==> flow/design.v <==
`timescale 1ns / 1ps
module mux2_1
   #(parameter
     DATA_WIDTH = 2
    )
    (
     input                     sel,
     input      [(DATA_WIDTH-1):0] data_in1,data_in2,
     output reg [(DATA_WIDTH-1):0] data_out
    );
    always @ (*) begin
        casex(sel)
            0 : begin
                data_out = data_in1;
            end
            1 : begin
                data_out = data_in2;
            end
        endcase
    end
endmodule
`timescale 1ns / 1ps
module mux4_1
   #(parameter
     DATA_WIDTH = 2
    )
    (
     input      [1             :0] sel,
     input      [(DATA_WIDTH-1):0] data_in1,data_in2,data_in3,data_in4,
     output reg [(DATA_WIDTH-1):0] data_out
    );
    always @ (*) begin
        case (sel)
            0 : begin
                data_out = data_in1;
            end
            1 : begin
                data_out = data_in2;
            end
            2 : begin
                data_out = data_in3;
            end
            3 : begin
                data_out = data_in4;
            end
        endcase
    end  
endmodule
`timescale 1ns / 1ps
module reg_file
    (
	 input             clock,
	 input      [4 :0] read_addr1,read_addr2,write_addr3,
	 input      [31:0] write_data,
	 input 	           write_enable,
	 output	    [31:0] read_data1,read_data2
    );
	 reg [31:0] rd1,rd2;
	 reg        s1,s2;
	 reg [31:0]memory[31:0];
	 always @ (posedge clock) begin
	   if (write_enable) memory[write_addr3] = write_data;
	 end
	 always @ (*) begin
	   rd1 = memory[read_addr1];
	   rd2 = memory[read_addr2];
	 end
	 always @ (*) begin
        if (read_addr1 == 0) s1 = 0;
        else s1 = 1;
        if (read_addr2 == 0) s2 = 0;
        else s2 = 1;
     end
	 mux2_1 #(32) read_data1_mux (s1,0,rd1,read_data1);
	 mux2_1 #(32) read_data2_mux (s2,0,rd2,read_data2);
endmodule
`timescale 1ns / 1ps
module sign_extend
   #(parameter
     INPUT_WIDTH = 16,
     OUTPUT_WIDTH = 32
    )
    (
     input      [INPUT_WIDTH-1:0]  data_in,
     output reg [OUTPUT_WIDTH-1:0] data_out
    );
    localparam x = OUTPUT_WIDTH - INPUT_WIDTH;
    reg [x-1:0]y;
    always @ (*) begin
        if (data_in[INPUT_WIDTH-1] == 1) begin
            y = -1;
        end  
        else begin
            y = 0;
        end  
        data_out[OUTPUT_WIDTH-1:0] = {y,data_in};
    end  
endmodule
`timescale 1ns / 1ps
module decode
    (
     input         clock_d,
     input  [1 :0] sel_a_d,sel_b_d,
     input  [31:0] inst_mem_inst_d,pc_plus4_d,alu_result_lo_m_d,alu_result_lo_e_d,
     input  [4 :0] reg_file_write_addr3_d,
     input  [31:0] reg_file_write_data_d,
     input         reg_file_write_enable_d,
     input  [31:0] reg_file_write_data_w_d,
     output        equal_d,
     output [31:0] read_data1_d,read_data2_d,
     output [4 :0] rs_d,rt_d,rd_d,
     output [31:0] sign_extend_data_out_d,pc_branch_d,pc_jump_d
    );
    wire        clock;
    wire [4 :0] reg_file_read_addr1,reg_file_read_addr2,reg_file_write_addr3;
    wire [31:0] reg_file_write_data;
    wire        reg_file_write_enable;
    wire [31:0] reg_file_read_data1,reg_file_read_data2;
    wire [15:0] sign_extend_data_in;
    wire [31:0] sign_extend_data_out;
    wire [1 :0]  sel_a,sel_b;
    wire [31:0] alu_result_lo_m,alu_result_lo_e,reg_file_write_data_w,read_data1,read_data2;
    reg_file mips_reg_file(clock,reg_file_read_addr1,reg_file_read_addr2,
                           reg_file_write_addr3,reg_file_write_data,reg_file_write_enable,
                           reg_file_read_data1,reg_file_read_data2);
    sign_extend mips_sign_extend(sign_extend_data_in,sign_extend_data_out);
    mux4_1 #(32) forward_mux_a(sel_a,reg_file_read_data1,alu_result_lo_e,alu_result_lo_m,32'b0,read_data1);
    mux4_1 #(32) forward_mux_b(sel_b,reg_file_read_data2,alu_result_lo_e,alu_result_lo_m,32'b0,read_data2);
    assign clock = clock_d;
    assign reg_file_read_addr1 = inst_mem_inst_d[25:21];
    assign reg_file_read_addr2 = inst_mem_inst_d[20:16];
    assign reg_file_write_addr3 = reg_file_write_addr3_d;
    assign reg_file_write_data = reg_file_write_data_d;
    assign reg_file_write_enable = reg_file_write_enable_d;
    assign sign_extend_data_in = inst_mem_inst_d[15:0];
    assign sign_extend_data_out_d = sign_extend_data_out;
    assign sel_a = sel_a_d;
    assign sel_b = sel_b_d;
    assign alu_result_lo_m = alu_result_lo_m_d;
    assign alu_result_lo_e = alu_result_lo_e_d;
    assign reg_file_write_data_w = reg_file_write_data_w_d;
    assign read_data1_d = read_data1;
    assign read_data2_d = read_data2;
    assign equal_d = (read_data1 == read_data2)? 1 : 0;
    assign pc_branch_d = pc_plus4_d + {sign_extend_data_out[29:0],2'b00};
    assign pc_jump_d = {pc_plus4_d[31:28],inst_mem_inst_d[25:0],2'b00};
    assign rs_d = inst_mem_inst_d[25:21];
    assign rt_d = inst_mem_inst_d[20:16];
    assign rd_d = inst_mem_inst_d[15:11];
endmodule
# From RTL to reports: decode
# The steps from the RTL of decode to its reports follow in flow order.
# Lines are those of the file above, counted from 1.
# Operators: Yosys type, input widths -> output width; for muxes data width and select width s.
# Cell names lack the library's common part.
# Not given: -
# design
top_module	decode
clk_port	clock_d
library	sky130hd
pvt_corner	tt_025C_1v80

# After elaboration
# Yosys after proc, flatten, opt, wreduce and memory -nomap, before mapping. Enables and synchronous resets that opt folds into registers are not counted as muxes. Memory bits, and registers merged into a memory's read port (data or address), are not among the register bits. Print and check cells are not counted. Equal cells are merged and count once.
# Memory sizes are those after Yosys's memory passes, which may raise the word count (mostly to a power of two), join words into wider ones and drop unused or constant bits.
# bits
regBits	0
mem_bits_rw	1024
mem_count	1
in_bits	203
out_inout_bits	176
# memory_table
name	words	word_bits	read_ports	wr	line_no	rtl
mips_reg_file.memory	32	32	2	1	60	reg [31:0]memory[31:0];
# classes
add_sub_neg	1
n_eq	7
muxes	11
reduce_logical	4
# op_table
operator	count
$pmux 32 s4	2
$pmux 32 s2	2
$add 32x32->32	1
$eq 32x32->1	1
$mux 32	1
$mux 16	1
$logic_not 5->1	2
$eq 2x2->1 const B	4
$mux 5	1
$eq 2x1->1 const B	2
$logic_not 2->1	2
$mux 1	4

# Logic depth
# Yosys ltp: most cells in a row. Word level: on the elaborated netlist, between registers, memories and ports. Mapped: between sequential cells and ports; inverters and the memories' decode and read muxes count.
# depth
ltp_word	6
ABC_AREA	0
mapped_depth	14
depth_no_buf	10

# Netlist
# Source: synth_stat.txt of the flow (Yosys; design flattened, memories mapped). It holds for the ABC_AREA given above (unset counts as 0); a run with the other value may have another netlist.
# Totals and module areas in this step are rounded.
# types
cell_type	count	area_total_um2
edfxtp_1	1024	3.07E+04
mux4_2	500	11260.8
mux2i_1	91	910.874
buf_4	102	765.734
a22o_1	72	630.605
a22oi_1	79	593.069
mux2_2	52	585.562
a221oi_1	52	455.437
ha_1	29	362.848
clkbuf_1	90	337.824
nor2_1	73	274.013
buf_2	51	255.245
o21ai_0	51	255.245
xnor2_1	28	245.235
xor2_1	24	210.202
buf_6	15	168.912
nand2_1	45	168.912
a21o_1	20	150.144
# Not listed: further types 55, cells in them 296.
# mapped
cell_count	2694
synth_area_mm2	0.0504
sequential_area_mm2	0.0307
flip_flops	1024
buffers	278
# By module: a second synthesis without flattening, with its own total; a netlist apart from the flattened one above.
# hier_totals
cells_unflattened	2769
hier_area_mm2	0.0515
# Each row is one instance without its submodules.
# by_module
mod	n_inst	n_cells	area_mm2
reg_file	1	2271	0.0462
decode	1	316	0.00229
mux4_1 (DATA_WIDTH=32)	2	39	0.000815
mux2_1 (DATA_WIDTH=32)	2	36	0.000544
sign_extend	1	32	0.00024

# Path before layout
# OpenSTA on the mapped netlist: ideal clock, no wires. The path of least setup slack (recovery checks aside). Input and output delay are each 20% of the period. Register names are those of the netlist, which keeps one name where synthesis merged equal registers.
# synth_path
path_type	input to output
start	input inst_mem_inst_d[22]
end	output equal_d
period_ns	5.21
input_delay_ns	1.042
out_delay_ns	1.042
t_arrival_ns	3.809
slack_ns	0.359
delay_ns	2.767
driving_pins	12
path_buffers	5
synth_period_reached_ns	4.851
# "delay_ns" = arrival - input delay + setup time.
# At an output port there is no setup time.
# "driving_pins": output pins that drive a net of the path, with the launching flip-flop's if there is one; two outputs of one cell count as two.
# "synth_period_reached_ns" is the clock period less the worst setup slack; recovery checks do not enter. This is arithmetic on one report: input and output delays are still those of the set period (20% each).
# Between the ends stands the longest chain of elaborated cells between them, by number of cells; it is not shown to be the way that was timed. Of several equally long chains one is given.
# Each line given opens the expression or statement behind the cell; cells for indexed reads and writes are added by Yosys, which also makes memories of some case tables.
# synth_between
path_cell_list	buf_2 > buf_2 > buf_2 > buf_2 > clkbuf_1 > mux4_2 > a221oi_1 > o22ai_1 > a221o_1 > xnor2_1 > nand4_1 > nor4_2
elab_chain_len	6
cone_cells	7
cone_lines	5
cone_classes	1 x eq/ne; 4 x mux; 1 x reduce/logical; 1 x memory
# synth_rtl
item	line_no	rtl
start: declaration	104	input  [31:0] inst_mem_inst_d,pc_plus4_d,alu_result_lo_m_d,alu_result_lo_e_d,
$logic_not 5->1	69	if (read_addr1 == 0) s1 = 0;
$mux 1	69
$pmux 32 s2	12	casex(sel)
$pmux 32 s4	33	case (sel)
$eq 32x32->1	144	assign equal_d = (read_data1 == read_data2)? 1 : 0;
$mux 1	144
end: declaration	109	output        equal_d,

# Worst path after layout
# Path of least setup slack in the final report of run 1 (OpenROAD, finished layout, wires in). Where an end is a register, its clock arrival counts in the times.
# layout_path
path_type	input to output
start	input inst_mem_inst_d[16]
end	output equal_d
period_ns	4.5
input_delay_ns	0.90
out_delay_ns	0.90
t_arrival_ns	4.17
slack_ns	-0.57
driving_pins	14
path_buffers	6
# Between the ends stands the longest chain of elaborated cells between them, by number of cells; it is not shown to be the way that was timed. Of several equally long chains one is given.
# layout_between
path_cell_list	buf_16 > buf_12 > buf_16 > buf_16 > mux2_2 > a221oi_4 > a31oi_4 > a21o_1 > xor2_1 > nor4_4 > buf_6 > nand4_1 > nor4_2 > buf_2
elab_chain_len	6
cone_cells	7
cone_lines	5
cone_classes	1 x eq/ne; 4 x mux; 1 x reduce/logical; 1 x memory
# layout_rtl
item	line_no	rtl
start: declaration	104	input  [31:0] inst_mem_inst_d,pc_plus4_d,alu_result_lo_m_d,alu_result_lo_e_d,
$logic_not 5->1	71	if (read_addr2 == 0) s2 = 0;
$mux 1	71
$pmux 32 s2	12	casex(sel)
$pmux 32 s4	33	case (sel)
$eq 32x32->1	144	assign equal_d = (read_data1 == read_data2)? 1 : 0;
$mux 1	144
end: declaration	109	output        equal_d,

# Top module decode; platform sky130hd; tools Yosys and OpenROAD; 2 stored runs in no particular order. Input and output delays are each 20% of the period that was set; the output load is 0.01 pF.
# "period_less_ws_ns" is the run's clock period less its worst setup slack. It is reckoned from that one timing run; input and output delays stay at 20% of the period that was set.
# By "worst_setup_path_time_ns" is meant the share of the clock period that the worst setup path is allowed (20% is reserved at inputs, 20% at outputs), minus its slack. Clock arrival times at its registers enter into it.
# "totalPower_uw" is the tool's figure for a default switching activity; nothing was simulated.
# Measured values are rounded.
# Settings: . = not set for that run.
setting or result,run 1,run 2
period_ns,4.5,6.64
CORE_UTILIZATION,23,59
CORE_ASPECT_RATIO,0.88,.
CORE_MARGIN,5,2
TNS_END_PERCENT,70,.
GPL_TIMING_DRIVEN,0,.
CTS_CLUSTER_SIZE,29,68
CAP_MARGIN,20,20
SLEW_MARGIN,20,20
PLACE_DENSITY_LB_ADDON,.,0.09
CELL_PAD_IN_SITES_GLOBAL_PLACEMENT,.,2
CELL_PAD_IN_SITES_DETAIL_PLACEMENT,.,0
CTS_CLUSTER_DIAMETER,.,175
worst_setup_path_time_ns,3.27,3.87
worst_path_kind,input to output,input to output
period_less_ws_ns,5.066,6.526
finish.utilization_pct,30.9,67.9
totalPower_uw,23300,11500
ws_hold_ns,0.736,1.13
layout_stdcell_area_mm2,0.0676,0.0576
tns_ns,-0.725,0.000
timing.setup.ws_ns,-0.566,0.114
die_area_mm2,0.229,0.0878
yosys_chip_area_mm2,0.0504,0.0504
